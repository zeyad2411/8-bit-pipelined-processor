==> flow/design.v <==
module MUX_2_1 
  #(parameter BUS_SIZE = 8)(
    input wire [BUS_SIZE-1:0] A,B,
input wire control,
    output wire [BUS_SIZE-1:0] out
); 
assign out = control? B : A;
endmodule
module MUX_4_1 
  #(parameter BUS_SIZE = 8)(
    input wire [BUS_SIZE-1:0] A,B,C,D,
input wire [1:0] control,
    output wire [BUS_SIZE-1:0] out
);
  wire [BUS_SIZE-1:0] firstout,secondout;
MUX_2_1 firstmux
(.A(A),.B(B),
.control(control[0]),
.out(firstout));
MUX_2_1 secondmux
(.A(C),.B(D),
.control(control[0]),
.out(secondout));
MUX_2_1 thirdmux
(.A(firstout),.B(secondout),
.control(control[1]),
.out(out));
endmodule
module ADDER
#(parameter
BUS_SIZE = 8 
)(
input wire [BUS_SIZE-1:0] op1,op2,
input wire carryin,
output wire [BUS_SIZE-1:0] out,
output wire carryout
);
wire carry[BUS_SIZE-1:0];
generate
FULL_ADDER First_bit(.A(op1[0]),.B(op2[0]),.carryin(carryin),.cout(carry[0]),.sum(out[0]));
genvar i;
for (i=1;i<BUS_SIZE;i = i+1) begin
FULL_ADDER myFA(.A(op1[i]),.B(op2[i]),.carryin(carry[i-1]),.cout(carry[i]),.sum(out[i]));
end
endgenerate
assign carryout = carry[BUS_SIZE-1];
endmodule
module HALF_ADDER
(
input wire A,B,
output wire sum,cout
);
assign sum = A^B;
assign cout = A&B;
endmodule
module FULL_ADDER
(
input wire A,B,carryin,
output wire sum,cout
);
wire w1,w2,w3;
HALF_ADDER 
first(.A(A),.B(B),.sum(w1),.cout(w2));
HALF_ADDER
second(.A(carryin),.B(w1),.sum(sum),.cout(w3));
assign cout = w2 | w3;
endmodule
module Processor_Reg_File(
input wire [1:0] ra_add,rb_add,
input wire clk,
input wire [7:0] IN_port,IN_mem,
input wire [3:0] opcode, 
input wire [3:0] cu_input, 
input wire [3:0] flags,
input wire rb_en,ra_en,flags_en,
input wire [7:0] ALU_result,
output reg [7:0] ra_out,rb_out
);
wire [7:0] Rb_feed; 
reg [7:0] R[0:3]; 
reg CCR [0:3]; 
always @(posedge clk) begin
ra_out <=R[ra_add];
rb_out <=R[rb_add];
if(rb_en) begin
	R[rb_add] <= Rb_feed;
end
else if(ra_en) begin
	R[ra_add] <= ALU_result; 
end
if(flags_en) begin
	{CCR[3],CCR[2],CCR[1],CCR[0]} <= flags;
end
end
wire [7:0] imm_val;
assign imm_val = {opcode,rb_add,ra_add};
wire [7:0]Rb_in_mux; 
MUX_4_1 Rb_sources(
.A(IN_mem), 
.B(IN_port), 
.D(ALU_result), 
.C(imm_val), 
.control(cu_input[1:0]), 
.out(Rb_in_mux)
);
wire [7:0] Rb_in_shift; 
MUX_2_1 Rb_shift(
.A({R[rb_add][6:0],CCR[2]}),  
.B({CCR[2],R[rb_add][7:1]}),  
.control(cu_input[2]),
.out(Rb_in_shift)
);
MUX_2_1 Rb_shift_input(
.A(Rb_in_mux),  
.B(Rb_in_shift), 
.control(cu_input[3]),
.out(Rb_feed)
);
endmodule
# ---- Reports on Processor_Reg_File
# Tool output for the design above, in the order of the flow.
# Lines are those of the file above, counted from 1.
# Operators carry their Yosys type and port widths (W data, S select, Z words).
# Cell names lack the library's common part.
# A cell with -- has no value.
dict set report inputs {
  top_module {Processor_Reg_File}
  clock {clk}
  lib {sky130hd}
  pvt_corner {tt_025C_1v80}
}

# ---- After elaboration
# Source: Yosys, flattened and elaborated. Widths are those after wreduce; folded enables and synchronous resets count as part of the registers. Registers that Yosys merges into a memory's read port (data or address) are not register bits. Print and check cells do not count. Equal cells are merged and count once.
# Memory sizes are those after Yosys's memory passes, which may raise the word count (mostly to a power of two), join words into wider ones and drop unused or constant bits.
dict set report word_totals {
  regBits 9
  ramBits 32
  clocked_rd_ports_x_width 8
  mem_count 1
  output_inout_bits 16
  word_cells 21
}
# memory words word_bits read_ports write_ports line
set memory_table {}
lappend memory_table {R 4 8 2 1 80} ;# reg [7:0] R[0:3];
dict set report classes {
  muxes 17
  n_reduce_logical 1
}
# op count
set ops {}
lappend ops {{$mux W8} 9}
lappend ops {{$reduce_or A8 Y1} 1}
lappend ops {{$mux W2} 4}
lappend ops {{$mux W1} 4}

# ---- Longest topological paths
# Yosys ltp: most cells in a row. Word level: on the elaborated netlist, between registers, memories and ports. Mapped: between sequential cells and ports; inverters and the memories' decode and read muxes count.
dict set report depth {
  ltp_word 5
  abc_area 0
  ltp_mapped 6
  mapped_depth_nobuf 4
}

# ---- Netlist
# Source: synth_stat.txt of the flow (Yosys; design flattened, memories mapped). It holds for the ABC_AREA given above (unset counts as 0); a run with the other value may have another netlist.
dict set report synth_totals {
  cells 172
  mapped_area_um2 2399.8
  sequential_area_um2 1311.3
  ffs 49
  buffers 13
}
# type count
set by_type {}
lappend by_type {edfxtp_1 33}
lappend by_type {mux4_2 17}
lappend by_type {dfxtp_1 16}
lappend by_type {mux2i_1 23}
lappend by_type {nand2_1 15}
lappend by_type {a22oi_1 6}
lappend by_type {nor2_1 12}
lappend by_type {nand2b_1 7}
lappend by_type {a211oi_2 3}
lappend by_type {a31oi_1 6}
lappend by_type {nand4_1 6}
lappend by_type {nor2b_1 4}
lappend by_type {buf_4 3}
lappend by_type {buf_2 4}
lappend by_type {clkbuf_1 4}
lappend by_type {nand3b_1 2}
lappend by_type {o31ai_1 2}
lappend by_type {buf_6 1}
# Not listed: further types 7, cells in them 8.
# By module: a second synthesis without flattening, with its own total; a netlist apart from the flattened one above.
dict set report unflattened {
  cells_unflattened 137
  area_unflattened_um2 2606.2
}
# Each row is one instance without its submodules.
# mod n_inst n_cells mod_area_um2
set by_module {}
lappend by_module {Processor_Reg_File 1 92 1949.4}
lappend by_module {MUX_2_1 5 9 131.4}
lappend by_module {MUX_4_1 1 0 0.0}

# ---- Timing after synthesis
# OpenSTA on the mapped netlist: ideal clock, no wires. The path of least setup slack (recovery checks aside). Input and output delay are each 20% of the period. Register names are those of the netlist, which keeps one name where synthesis merged equal registers.
dict set report synth_path {
  path_kind {input port to flip-flop}
  from {in ra_add[1]}
  to {mem R[2][0]}
  clock_period_ns 2.14
  input_delay_ns 0.428
  setup_time_ns 0.387
  t_arrival_ns 1.512
  setup_slack_ns 0.242
  path_delay_ns 1.471
  path_stages 3
  synth_period_reached_ns 1.898
}
# "path_delay_ns" is the arrival time less input delay plus setup time.
# "path_stages" counts driving pins, that of a launching flip-flop among them; a cell with two outputs on the path counts twice.
# "synth_period_reached_ns" is the clock period less the worst setup slack; recovery checks do not enter. This is arithmetic on one report: input and output delays are still those of the set period (20% each).
dict set report synth_between {
  path_cell_list {buf_1 nand2_1 o31ai_1}
}
# element line
set synth_lines {}
lappend synth_lines {{start, declared} 69} ;# input wire [1:0] ra_add,rb_add,
lappend synth_lines {{end, declared} 80} ;# reg [7:0] R[0:3];
# No chain of elaborated cells between the ends is given.

# ---- Path in the finished layout
# From the final timing report of job 1: the path of least setup slack in the routed layout; clock arrival at registers is part of the times.
dict set report layout_path {
  path_kind {flip-flop to flip-flop}
  from {mem R[3][6]}
  to {mem R[2][7]}
  clock_period_ns 1.23
  setup_time_ns 0.25
  t_arrival_ns 1.61
  setup_slack_ns -0.33
  path_stages 5
}
# The rows between start and end are the longest chain of elaborated cells between them; the timing report does not say that the signal goes this way. Where chains are equally long, one stands for them.
# Each line given opens the expression or statement behind the cell; cells for indexed reads and writes are added by Yosys, which also makes memories of some case tables.
# The chain passes a memory read, where the word-level depth is cut; so it can be longer than that depth.
dict set report layout_between {
  path_cell_list {edfxtp_1 mux4_2 nor2b_4 a211oi_2 a211oi_2}
  elab_chain_len 5
  cells_between 5
  classes_between {4 x mux; 1 x memory}
}
# element line
set layout_lines {}
lappend layout_lines {{start, declared} 80} ;# reg [7:0] R[0:3];
lappend layout_lines {{$mem_v2 Z4 W8} 80}
lappend layout_lines {{$mux W8 x2} 7} ;# assign out = control? B : A;
lappend layout_lines {{$mux W8} 85} ;# if(rb_en) begin
lappend layout_lines {{$mux W8} --}
lappend layout_lines {{end, declared} 80}
# Some nets on the timed path still bear RTL names; the line given drives or declares the net.
# signal line
set layout_nets {}
lappend layout_nets {Rb_shift.A[7] 108} ;# .A({R[rb_add][6:0],CCR[2]}),

# Measured results for Processor_Reg_File: 2 stored runs of the Yosys and OpenROAD flow on sky130hd. The settings differ; the order carries no meaning. The constraints put input and output delay at 20% of the set period each and load the outputs with 0.01 pF.
# By "fin_power_uw" is meant OpenSTA's value without simulated activity: inputs other than the clock are taken to toggle once in ten clock periods, and the tool carries that through the logic.
run="job 1" settings period_ns=1.23 CORE_UTILIZATION=22 PLACE_DENSITY_LB_ADDON=0.11 CELL_PAD_IN_SITES_GLOBAL_PLACEMENT=0 GPL_TIMING_DRIVEN=0 CAP_MARGIN=0 SLEW_MARGIN=15 MIN_ROUTING_LAYER="met2" MAX_ROUTING_LAYER="met5" CORE_MARGIN=2
run="job 1" results post_route_stdcell_area_um2=3862.4 fin_power_uw=4093 hold_ws_ns=0.220 tns_ns=-4.504 die_um2=11759.2 finalUtil_pct=35.9 synth_chip_area_um2=2399.8 timing.setup.ws_ns=-0.326
run="job 2" settings period_ns=1.88 SETUP_SLACK_MARGIN=-0.05 CAP_MARGIN=20 CORE_MARGIN=2 CORE_UTILIZATION=40 SLEW_MARGIN=20
run="job 2" results post_route_stdcell_area_um2=3487.1 synth_chip_area_um2=2399.8 tns_ns=0.000 die_um2=6634.9 finalUtil_pct=59.6 hold_ws_ns=0.589 timing.setup.ws_ns=0.032 fin_power_uw=2574
